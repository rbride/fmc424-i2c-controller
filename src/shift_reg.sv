==> flow/design.v <==
`timescale 1ns / 1ps
module shift_reg #( 
    parameter WIDTH = 20
)(
    input wire CLK,
    input wire rst,
    input wire in,
    output reg out
);
reg [WIDTH-1:0] delay_reg;
always_ff @(posedge CLK) begin
    if(!rst) 
        delay_reg <= 0;
    else begin
        delay_reg <= {delay_reg[WIDTH-2:0], in};
    end
end
assign out = delay_reg[WIDTH-1];
endmodule
* Step by step through the tools: shift_reg
The steps from the RTL of shift_reg to its reports follow in flow order.
Lines are those of the file above, counted from 1.
Cell names lack the library's common part.
A cell with n/a has no value.
- Design top :: shift_reg
- Clock input :: CLK
- Standard-cell library :: sky130hd
- Library corner :: tt_025C_1v80

* Elaborated design
Counts by Yosys on the flattened word-level netlist (proc, flatten, opt, wreduce; memories kept). Register bits leave out memories and registers merged into their read ports (data or address); mux counts leave out enables and synchronous resets folded into registers. Print and check cells are left out. Cells with the same type and inputs are merged into one.
- Flip-flop bits (word level) :: 20
- Bits of input ports :: 3
- Output and inout bits :: 1

* Depth
Yosys ltp: most cells in a row. Word level: on the elaborated netlist, between registers, memories and ports. Mapped: between sequential cells and ports; inverters and the memories' decode and read muxes count.
- Word-level depth :: 0
- ABC_AREA :: 0
- Gate-level depth with buffers :: 2

* Netlist
Source: synth_stat.txt of the flow (Yosys; design flattened, memories mapped). It holds for the ABC_AREA given above (unset counts as 0); a run with the other value may have another netlist.
** Cells by type
- dfxtp_1 :: count 20, area in all 400.384 µm²
- and2_2 :: count 11, area in all 82.579 µm²
- and2_1 :: count 9, area in all 56.304 µm²
- buf_6 :: count 2, area in all 22.522 µm²
- Cell count :: 42
- Mapped area :: 561.8 µm²
- Sequential part of the area :: 400.4 µm²
- Flip-flops :: 20
- Buffer cells :: 2

* Worst setup path after synthesis
Source: OpenSTA report_checks on the synthesized netlist (no wires, ideal clock, input and output delay 20% of the period each), path of least setup slack; recovery checks are left aside. Register names are those of the netlist, which keeps one name where synthesis merged equal registers.
- Kind :: register to register
- Start :: register delay_reg[12]
- End :: register delay_reg[13]
- Period :: 0.507 ns
- Setup time :: 0.116 ns
- Time at the first pin :: 0.000 ns
- Arrival :: 0.434 ns
- Required time :: 0.391 ns
- Slack :: -0.043 ns
- Path delay :: 0.550 ns
- Stages on the path :: 2
- Buffers on the path :: 0
- Synthesis period reached :: 0.55 ns
"path delay" is the arrival time less input delay plus setup time.
"stages on the path": output pins that drive a net of the path, with the launching flip-flop's if there is one; two outputs of one cell count as two.
"synthesis period reached" = period - worst setup slack (recovery checks aside). The figure is calculated, with input and output delays left at 20% of the set period.
- Cell sequence :: dfxtp_1 > and2_2
- Cells in the longest elaborated chain :: 0
- Elaborated cells between the ends (all ways) :: 0
- Source lines of those cells :: 0
** RTL lines, path post-synthesis
- from (decl) :: RTL line 10 : reg [WIDTH-1:0] delay_reg;
- from (assign) :: RTL line 13 : delay_reg <= 0;
- from (assign) :: RTL line 15 : delay_reg <= {delay_reg[WIDTH-2:0], in};
- to (assign) :: RTL line 13
- to (assign) :: RTL line 15
- to (decl) :: RTL line 10

* Worst path after layout
From the final timing report of run 1: the path of least setup slack in the routed layout; clock arrival at registers is part of the times.
- Kind :: register to output
- Start :: register delay_reg[19]
- End :: output out
- Period :: 1.05 ns
- Time at the first pin :: 0.28 ns
- Arrival :: 0.86 ns
- Required time :: 0.84 ns
- Slack :: -0.02 ns
- Stages on the path :: 2
- Buffers on the path :: 1
- Cell sequence :: dfxtp_1 > dlygate4sd2_1
- Cells in the longest elaborated chain :: 0
- Elaborated cells between the ends (all ways) :: 0
- Source lines of those cells :: 0
** RTL lines, path post-layout
- from (decl) :: RTL line 10 : reg [WIDTH-1:0] delay_reg;
- from (assign) :: RTL line 13 : delay_reg <= 0;
- from (assign) :: RTL line 15 : delay_reg <= {delay_reg[WIDTH-2:0], in};
- to (decl) :: RTL line 8 : output reg out

Below are 2 stored runs of the flow (Yosys, OpenROAD; platform sky130hd) on shift_reg, each with its settings and what was measured, unordered. Constraints: input delay and output delay 20% of the set period each, output load 0.01 pF.
"achieved clock period" is the run's clock period less its worst setup slack. It is reckoned from that one timing run; input and output delays stay at 20% of the period that was set.
"critical path time" = time allowed to the worst setup path (clock period - input delay - output delay, where it has them) - its slack; a late launch clock adds to it, a late capture clock takes from it.
By "power consumption" is meant OpenSTA's value without simulated activity: inputs other than the clock are taken to toggle once in ten clock periods, and the tool carries that through the logic.

** Run 1
- Settings :: period_ns=1.05; CORE_UTILIZATION=43; SETUP_SLACK_MARGIN=-0.09; PLACE_DENSITY_LB_ADDON=0.25; ABC_AREA=0; GPL_TIMING_DRIVEN=0; CTS_CLUSTER_SIZE=50; CTS_CLUSTER_DIAMETER=348; CAP_MARGIN=30; MAX_ROUTING_LAYER=met4; CORE_MARGIN=2; SLEW_MARGIN=20
- Cell area after synthesis :: 561.8 µm²
- Overall die area :: 1611.6 µm²
- Standard-cell area after routing :: 621.8 µm²
- Final design utilization :: 0.497
- Worst setup slack after layout :: -0.019 ns
- Setup total negative slack :: -0.019 ns
- Worst hold slack after layout :: 0.152 ns
- Power consumption :: 1118 uW
- Achieved clock period :: 1.069 ns
- Critical path time :: 0.86 ns
- Critical path type :: register to output

** Run 2
- Settings :: period_ns=0.47; CAP_MARGIN=20; CORE_MARGIN=2; CORE_UTILIZATION=40; SLEW_MARGIN=20
- Cell area after synthesis :: 561.8 µm²
- Overall die area :: 1720.2 µm²
- Standard-cell area after routing :: 653.1 µm²
- Final design utilization :: 0.502
- Worst setup slack after layout :: -0.335 ns
- Setup total negative slack :: -1.409 ns
- Worst hold slack after layout :: 0.328 ns
- Power consumption :: 2501 uW
- Achieved clock period :: 0.805 ns
- Critical path time :: 0.71 ns
- Critical path type :: register to output
